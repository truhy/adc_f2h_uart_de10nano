==> flow/design.v <==
module axi_rd #(
	parameter AXI_RD_ID_WIDTH = 8,
	parameter AXI_RD_ADDR_WIDTH = 32,
	parameter AXI_RD_BUS_WIDTH = 32,
	parameter AXI_RD_MAX_BURST_LEN = 1
)(
	input clock,
	input reset_n,
	input enable,
	input [AXI_RD_ID_WIDTH-1:0] id,
	input [AXI_RD_ADDR_WIDTH-1:0] addr,
	output reg [AXI_RD_MAX_BURST_LEN*AXI_RD_BUS_WIDTH-1:0] data,
	input [3:0] burst_len,
	input [2:0] burst_size,
	input [1:0] burst_type,
	input [1:0] lock,
	input [3:0] cache,
	input [2:0] prot,
	input [4:0] user,
	output reg [1:0] status,   
	output [AXI_RD_ID_WIDTH-1:0] arid,
	output [AXI_RD_ADDR_WIDTH-1:0] araddr,
	output [3:0] arlen,
	output [2:0] arsize,
	output [1:0] arburst,
	output [1:0] arlock,
	output [3:0] arcache,
	output [2:0] arprot,
	output [4:0] aruser,
	output reg arvalid,
	input arready,
	input [AXI_RD_ID_WIDTH-1:0] rid,
	input [AXI_RD_BUS_WIDTH-1:0] rdata,
	input rlast,
	input [1:0] rresp,
	input rvalid,
	output reg rready
);
	reg [3:0] burst_count;
	reg error;
	assign arid = id;                          
	assign araddr = addr;                      
	assign arlen = burst_len;                  
	assign arsize = burst_size;                
	assign arburst = burst_type;
	assign arlock = lock;
	assign arcache = cache;
	assign arprot = prot;
	assign aruser = user;
	always @ (posedge clock or negedge reset_n) begin
		if(!reset_n) begin
			arvalid <= 0;
			rready <= 0;
			status <= 0;
		end
		else begin
			if(enable && !status) begin
				burst_count <= 0;
				error <= 0;
				status <= 1;
				arvalid <= 1;   
			end
			if(arvalid && arready) begin   
				arvalid <= 0;
				rready <= 1;   
			end
			if(rready && rvalid) begin   
				data[burst_count*AXI_RD_BUS_WIDTH +: AXI_RD_BUS_WIDTH] <= rdata;
				if(burst_count >= arlen) begin   
					status <= (rresp >= 2'b10 || error) ? 3 : 2;   
					rready <= 0;
				end
				else begin
					if(rresp >= 2'b10) error <= 1;   
				end
				burst_count <= burst_count + 1;
			end
			if(status >= 2) begin
				status <= 0;
			end
		end
	end
endmodule
======== Tool chain data of axi_rd ========
The steps from the RTL of axi_rd to its reports follow in flow order.
Lines are those of the file above, counted from 1.
Library cell names are shortened.
The mark -- stands for no value.
set-up
  top module .............................. axi_rd
  clock port .............................. clock
  library ................................. sky130hd
  timing corner ........................... tt_025C_1v80

======== After elaboration ========
Yosys after proc, flatten, opt, wreduce and memory -nomap, before mapping. Memory bits, and registers merged into a memory's read port (data or address), are not among the register bits. Print and check cells are not counted. Equal cells are merged and count once.
storage and ports
  register bits ........................... 41
  bits of input ports ..................... 111
  output and inout port bits .............. 99
operators by class
  $add $sub $neg .......................... 2
  $lt $le $gt $ge ......................... 3
  shift operators ......................... 2
  muxes and demuxes ....................... 16
  bitwise logic cells ..................... 3
  reductions and logical operators ........ 9
operators with widths
  kind                                                                       count
  32-bit by 33-bit variable shift with 32-bit output                         1
  32-bit by 33-bit variable shift with 32-bit output (first input constant)  1
  9-bit negator with 33-bit output                                           1
  32-bit bitwise AND                                                         1
  32-bit bitwise OR                                                          1
  32-bit inverter                                                            1
  1-bit 2-to-1 mux                                                           10
  4-bit 2-to-1 mux                                                           2
  2-bit 2-to-1 mux                                                           4
  2-bit >= comparator (second input constant)                                2
  2-bit AND reduction                                                        2
  2-bit nonzero test                                                         2
  4-bit by 1-bit adder with 4-bit output (second input constant)             1
  4-bit >= comparator                                                        1
  1-bit logical AND                                                          3
  2-bit logical NOT                                                          1
  1-bit logical OR                                                           1

======== Depth ========
Yosys ltp: most cells in a row. Word level: on the elaborated netlist, between registers, memories and ports. Mapped: between sequential cells and ports; inverters and the memories' decode and read muxes count.
depth
  word-level depth ........................ 6
  ABC_AREA ................................ 0
  depth in mapped cells ................... 8

======== Mapped cells and area ========
Yosys stat after the flow's synthesis: flattened, memories mapped to cells. It holds for the ABC_AREA given above (unset counts as 0); a run with the other value may have another netlist.
Totals and module areas in this step are rounded.
mapped netlist
  standard cells after synthesis .......... 186
  chip area (Yosys) ....................... 0.002535 mm^2
  mapped flip-flops ....................... 41
cells by type
  type       count
  edfxtp_1   37
  buf_4      63
  mux2_4     30
  dfrtp_1    4
  ha_1       7
  buf_12     3
  nor2_1     9
  inv_1      6
  mux2_2     2
  or3_1      3
  xnor2_1    2
  a2111oi_2  1
  nand2_1    4
  and3_1     2
  buf_6      1
  mux2i_1    1
  nor3_1     2
  nor3_2     1
Not listed: further types 8, cells in them 8.

======== Worst setup path after synthesis ========
Path of least setup slack by OpenSTA after synthesis, without wires, with an ideal clock, recovery checks aside; 20% of the period is set as input and as output delay. Where synthesis merged equal registers, the netlist keeps one of their names.
timing path after synthesis
  path kind ............................... flip-flop to flip-flop
  start point ............................. register burst_count[1]
  end point ............................... register data[0]
  period .................................. 2.47 ns
  time at the first pin ................... 0.000 ns
  arrival time ............................ 1.828 ns
  setup slack ............................. 0.381 ns
  path delay .............................. 2.088 ns
  driving pins on the path ................ 7
  path buffers ............................ 2
  synthesis period reached ................ 2.089 ns
"path delay" is the arrival time less input delay plus setup time.
"driving pins on the path" counts driving pins, that of a launching flip-flop among them; a cell with two outputs on the path counts twice.
"synthesis period reached" is the clock period less the worst setup slack; recovery checks do not enter. This is arithmetic on one report: input and output delays are still those of the set period (20% each).
The rows between start and end are the longest chain of elaborated cells between them; the timing report does not say that the signal goes this way. Where chains are equally long, one stands for them.
A line is the first line of the expression or statement that the cell stems from. Yosys adds cells for indexed reads and writes and turns some case tables into memories.
Lines with a computed index may be missing from the assigning lines.
between the ends, after synthesis
  cells stage by stage .................... edfxtp_1 > nor3_2 > ha_1 > or3_1 > buf_6 > buf_12 > mux2_4
  cells in the longest elaborated chain ... 5
  elaborated cells between the ends (all ways) .. 6
  RTL lines with such cells ............... 1
  those cells by class .................... add/sub: 1; shift: 2; logic: 3
ends and longest elaborated chain, after synthesis
  item                                                line  text
  from (decl)                                         39    reg [3:0] burst_count;
  from (assign)                                       58    burst_count <= 0;
  from (assign)                                       76    burst_count <= burst_count + 1;
  9-bit negator with 33-bit output                    68    data[burst_count*AXI_RD_BUS_WIDTH +: AXI_RD_BUS_WIDTH] <= rdata;
  32-bit by 33-bit variable shift with 32-bit output  68
  32-bit inverter                                     68
  32-bit bitwise AND                                  68
  32-bit bitwise OR                                   68
  to (decl)                                           12    output reg [AXI_RD_MAX_BURST_LEN*AXI_RD_BUS_WIDTH-1:0] data,

======== Timing after layout ========
Path of least setup slack in the final report of entry A (OpenROAD, finished layout, wires in). Where an end is a register, its clock arrival counts in the times.
timing path post-layout
  path kind ............................... flip-flop to flip-flop
  start point ............................. register burst_count[0]
  end point ............................... register data[28]
  period .................................. 2.63 ns
  time at the first pin ................... 0.28 ns
  arrival time ............................ 2.37 ns
  setup slack ............................. 0.30 ns
  driving pins on the path ................ 8
  path buffers ............................ 1
The rows between start and end are the longest chain of elaborated cells between them; the timing report does not say that the signal goes this way. Where chains are equally long, one stands for them.
Lines with a computed index may be missing from the assigning lines.
between the ends, post-layout
  cells stage by stage .................... edfxtp_1 > inv_1 > ha_1 > nor2_1 > nand4_1 > or3_2 > buf_4 > mux2_4
  cells in the longest elaborated chain ... 5
  elaborated cells between the ends (all ways) .. 6
  RTL lines with such cells ............... 1
  those cells by class .................... add/sub: 1; shift: 2; logic: 3
ends and longest elaborated chain, post-layout
  item                                                line  text
  from (decl)                                         39    reg [3:0] burst_count;
  from (assign)                                       58    burst_count <= 0;
  from (assign)                                       76    burst_count <= burst_count + 1;
  9-bit negator with 33-bit output                    68    data[burst_count*AXI_RD_BUS_WIDTH +: AXI_RD_BUS_WIDTH] <= rdata;
  32-bit by 33-bit variable shift with 32-bit output  68
  32-bit inverter                                     68
  32-bit bitwise AND                                  68
  32-bit bitwise OR                                   68
  to (decl)                                           12    output reg [AXI_RD_MAX_BURST_LEN*AXI_RD_BUS_WIDTH-1:0] data,

Settings and measured results of 2 stored flow runs for module axi_rd (sky130hd), not sorted in any way. The constraints put input and output delay at 20% of the set period each and load the outputs with 0.01 pF.
"achieved period" = clock period - worst setup slack. The figure is calculated, with input and output delays left at 20% of the set period.
"critical path time" is the time allowed to the run's worst setup path (the clock period less input and output delay, where it has them) less its slack. Clock arrival times count: a late capture clock shortens it, a late launch clock lengthens it.
By "overall power" is meant OpenSTA's value without simulated activity: inputs other than the clock are taken to toggle once in ten clock periods, and the tool carries that through the logic.
Values from the reports are rounded here.

---- entry A ----
settings
  period_ns = 2.63
  CORE_UTILIZATION = 47
  PLACE_DENSITY_LB_ADDON = 0.23
  CELL_PAD_IN_SITES_GLOBAL_PLACEMENT = 0
  TNS_END_PERCENT = 85
  CTS_CLUSTER_DIAMETER = 222
  CAP_MARGIN = 10
  MIN_ROUTING_LAYER = met1
  CORE_MARGIN = 2
  SLEW_MARGIN = 20
results
  die footprint ........................... 0.005997 mm^2
  achieved period ......................... 2.334 ns
  overall power ........................... 1663 µW
  setup slack of the worst path ........... 0.296 ns
  chip area in the Yosys report ........... 0.002535 mm^2
  area of the standard cells in the finished layout .. 0.002995 mm^2
  critical path time ...................... 2.33 ns
  worst setup path type ................... flip-flop to flip-flop

---- entry B ----
settings
  period_ns = 1.5
  CORE_UTILIZATION = 54
  CELL_PAD_IN_SITES_GLOBAL_PLACEMENT = 3
  ABC_AREA = 1
  GPL_TIMING_DRIVEN = 1
  GPL_ROUTABILITY_DRIVEN = 1
  CTS_CLUSTER_DIAMETER = 221
  MIN_ROUTING_LAYER = met2
  MAX_ROUTING_LAYER = met5
  CAP_MARGIN = 20
  CORE_MARGIN = 2
  SLEW_MARGIN = 20
results
  incomplete, placement halted on GPL-0301
